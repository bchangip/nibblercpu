==> flow/design.v <==
module ProgramCounter(
  input [11:0] addressIn,
  input incPC,
  input notReset,
  input notLoadPC,
  input clk,
  output [11:0] addressOut
);
reg [11:0] addressOut = 0;
always @ ( posedge clk) begin
	if(~notReset) begin
		addressOut = 12'b0;
	end else begin
		if(~notLoadPC) begin
			addressOut = addressIn;
		end else begin
			if(incPC) begin
				addressOut += 1;
			end else begin
				addressOut = addressOut;
			end
		end
	end
end
endmodule
# Tool chain data of ProgramCounter
# What the tools print for ProgramCounter, step after step.
# Line numbers count from 1 in the design file above.
# Operators: Yosys type, input widths -> output width; for muxes data width and select width s.
# Library cell names are shortened.
# The mark - stands for no value.
dict set report inputs {
  top {ProgramCounter}
  clock_port {clk}
  library {sky130hd}
  corner {tt_025C_1v80}
}

# After elaboration
# Source: Yosys, flattened and elaborated, memories not mapped. Widths are those after wreduce. Registers that Yosys merges into a memory's read port (data or address) are not register bits. Print and check cells do not count. Equal cells are merged and count once.
dict set report bits {
  input_bits 16
  regBits 12
  word_cells 5
  out_inout_bits 12
}
dict set report op_classes {
  n_addsub 1
  muxes 2
  n_eq 1
}
# op n
set op_table {}
lappend op_table {{$mux 12} 2}
lappend op_table {{$add 12x1->12 const B} 1}
lappend op_table {{$ne 2x2->1 const B} 1}

# Longest topological paths
# Longest topological path by Yosys (ltp), each cell counted once; first at word level (registers and memories cut), then after technology mapping (sequential cells cut; the memories' decode and read muxes count).
dict set report depth {
  word_depth 3
  abc_area 0
  depth_mapped 5
  mapped_depth_nobuf 5
}

# Mapped cells and area
# Yosys stat after the flow's synthesis: flattened, memories mapped to cells. It holds for the ABC_AREA given above (unset counts as 0); a run with the other value may have another netlist.
dict set report mapped {
  cell_count 76
  buffers 4
  area_mm2 0.0006719
  ff_cells 12
}
# cell n
set types {}
lappend types {dfxtp_1 12}
lappend types {xnor2_1 7}
lappend types {nor3_2 5}
lappend types {nand2_1 10}
lappend types {a21oi_1 7}
lappend types {o21ai_0 7}
lappend types {xor2_1 4}
lappend types {o211a_1 3}
lappend types {nand4_4 1}
lappend types {nand4_1 3}
lappend types {nand3_1 3}
lappend types {ha_1 1}
lappend types {o211ai_2 1}
lappend types {clkbuf_1 3}
lappend types {mux2i_1 1}
lappend types {nand4b_1 1}
lappend types {nand3b_1 1}
lappend types {and3_1 1}
# Not listed: further types 5, cells in them 5.

# Path before layout
# Source: OpenSTA report_checks on the synthesized netlist (no wires, ideal clock, input and output delay 20% of the period each), path of least setup slack; recovery checks are left aside. Register names are those of the netlist, which keeps one name where synthesis merged equal registers.
dict set report synth_timing {
  kind {flip-flop to flip-flop}
  from {reg addressOut[2]}
  to {reg addressOut[11]}
  setup_time_ps 124
  launch_ps 0
  driving_pins 5
  t_required_ps 1486
  path_delay_ps 1213
  path_slack_ps 397
  n_path_buf 0
  tclk_ps 1610
  arrival_ps 1089
  synth_period_reached_ps 1213
}
# "path_delay_ps" = arrival - input delay + setup time.
# "driving_pins": output pins that drive a net of the path, with the launching flip-flop's if there is one; two outputs of one cell count as two.
# "synth_period_reached_ps" is the clock period less the worst setup slack; recovery checks do not enter. This is arithmetic on one report: input and output delays are still those of the set period (20% each).
# The rows between start and end are the longest chain of elaborated cells between them; the timing report does not say that the signal goes this way. Where chains are equally long, one stands for them.
# Each line given opens the expression or statement behind the cell; cells for indexed reads and writes are added by Yosys, which also makes memories of some case tables.
# At most two assigning lines are given for a register; there are more.
dict set report synth_via {
  cell_sequence {dfxtp_1 -> nand4_4 -> nor3_2 -> xnor2_1 -> o211ai_2}
  elab_chain_cells 3
  cells_between 3
  lines_between 3
  cone_classes {1 x add/sub; 2 x mux}
}
# item line_no
set synth_lines {}
lappend synth_lines {{start, declared} 7} ;# output [11:0] addressOut
lappend synth_lines {{start, assigned} 15} ;# addressOut = addressIn;
lappend synth_lines {{start, assigned} 20} ;# addressOut = addressOut;
lappend synth_lines {{$add 12x1->12} 18} ;# addressOut += 1;
lappend synth_lines {{$mux 12} 17} ;# if(incPC) begin
lappend synth_lines {{$mux 12} 14} ;# if(~notLoadPC) begin
lappend synth_lines {{end, assigned} 15}
lappend synth_lines {{end, assigned} 20}
lappend synth_lines {{end, declared} 7}

# Path in the finished layout
# From the final timing report of flow run 1: the path of least setup slack in the routed layout; clock arrival at registers is part of the times.
# The path's times are printed in steps of 10 ps; the period is the one set.
dict set report layout_timing {
  kind {flip-flop to output port}
  from {reg addressOut[0]}
  to {out addressOut[0]}
  tclk_ps 1740
  launch_ps 270
  path_slack_ps 100
  n_path_buf 1
  out_delay_ps 350
  arrival_ps 1290
  driving_pins 2
  t_required_ps 1390
}
# At most two assigning lines are given for a register; there are more.
dict set report layout_via {
  cell_sequence {dfxtp_1 -> clkdlybuf4s50_1}
  elab_chain_cells 0
  cells_between 0
  lines_between 0
}
# item line_no
set layout_lines {}
lappend layout_lines {{start, declared} 7} ;# output [11:0] addressOut
lappend layout_lines {{start, assigned} 15} ;# addressOut = addressIn;
lappend layout_lines {{start, assigned} 20} ;# addressOut = addressOut;
lappend layout_lines {{end, declared} 7}

--- measured runs ---
Below are 2 stored runs of the flow (Yosys, OpenROAD; platform sky130hd) on ProgramCounter, each with its settings and what was measured, unordered. Constraints: input delay and output delay 20% of the set period each, output load 0.01 pF.
"achieved_clock_period_ps": clock period set for the run, less the worst setup slack. It is reckoned from that one timing run; input and output delays stay at 20% of the period that was set.
"worst_path_time_ps": the worst setup path's part of the clock period (all of it between registers, 20% less for each end at a port) less its slack. A launch clock that arrives late makes it longer, a capture clock that arrives late makes it shorter.
By "fin_power_uw" is meant OpenSTA's value without simulated activity: inputs other than the clock are taken to toggle once in ten clock periods, and the tool carries that through the logic.
"worst_path_time_ps" is known to 10 ps.

[flow] flow run 1: files
==> flow/run.sh <==
#!/bin/bash
# the make line also repeats the synthesis and layout settings of config.mk as NAME=value (left out here)
make -C /OpenROAD-flow-scripts/flow DESIGN_CONFIG=/design/flow/config.mk WORK_HOME=/design/flow/orfs CLKGATE_MAP_FILE= finish
==> flow/config.mk <==
export PLATFORM = sky130hd
export DESIGN_NAME = ProgramCounter
export DESIGN_NICKNAME = ProgramCounter
export VERILOG_FILES = /design/flow/design.v
export SDC_FILE = /design/flow/constraint.sdc
export NUM_CORES = 4
export LEC_CHECK = 0
export CAP_MARGIN = 20
export CELL_PAD_IN_SITES_DETAIL_PLACEMENT = 1
export CELL_PAD_IN_SITES_GLOBAL_PLACEMENT = 1
export CORE_MARGIN = 4
export CORE_UTILIZATION = 35
export GPL_TIMING_DRIVEN = 1
export MIN_ROUTING_LAYER = met2
export PLACE_DENSITY_LB_ADDON = 0.06
export SLEW_MARGIN = 5
export TNS_END_PERCENT = 5
==> flow/constraint.sdc <==
create_clock -name core_clock -period 1.74 [get_ports {clk}]
set_input_delay 0.3480 -clock core_clock [delete_from_list [all_inputs] [get_ports {clk}]]
set_output_delay 0.3480 -clock core_clock [all_outputs]
set_load 0.01 [all_outputs]

[flow] flow run 1: metrics
[metrics] final_stdcell_area_mm2 = 0.0010297
[metrics] worst_path_time_ps = 1290
[metrics] worstPathKind = flip-flop to output port
[metrics] fin_power_uw = 705.6
[metrics] achieved_clock_period_ps = 1636
[metrics] utilization_pct = 58.4
[metrics] worst_setup_slack_ps = 104
[metrics] synthesis_area_mm2 = 0.0006719
[metrics] design_die_area_mm2 = 0.0026848
[metrics] fin_hold_ws_ps = 574
[metrics] setupTns_ps = 0

[flow] flow run 2: files
==> flow/run.sh <==
#!/bin/bash
# the make line also repeats the synthesis and layout settings of config.mk as NAME=value (left out here)
make -C /OpenROAD-flow-scripts/flow DESIGN_CONFIG=/design/flow/config.mk WORK_HOME=/design/flow/orfs CLKGATE_MAP_FILE= finish
==> flow/config.mk <==
export PLATFORM = sky130hd
export DESIGN_NAME = ProgramCounter
export DESIGN_NICKNAME = ProgramCounter
export VERILOG_FILES = /design/flow/design.v
export SDC_FILE = /design/flow/constraint.sdc
export NUM_CORES = 4
export LEC_CHECK = 0
export ABC_AREA = 0
export CAP_MARGIN = 20
export CELL_PAD_IN_SITES_GLOBAL_PLACEMENT = 2
export CORE_MARGIN = 8
export CORE_UTILIZATION = 62
export GPL_TIMING_DRIVEN = 0
export PLACE_DENSITY = 0.4
export SETUP_SLACK_MARGIN = 0.21
export SLEW_MARGIN = 20
export TNS_END_PERCENT = 90
==> flow/constraint.sdc <==
create_clock -name core_clock -period 1.37 [get_ports {clk}]
set_input_delay 0.2740 -clock core_clock [delete_from_list [all_inputs] [get_ports {clk}]]
set_output_delay 0.2740 -clock core_clock [all_outputs]
set_load 0.01 [all_outputs]

[flow] flow run 2: no final report: placement broke off with GPL-0301
--- end ---
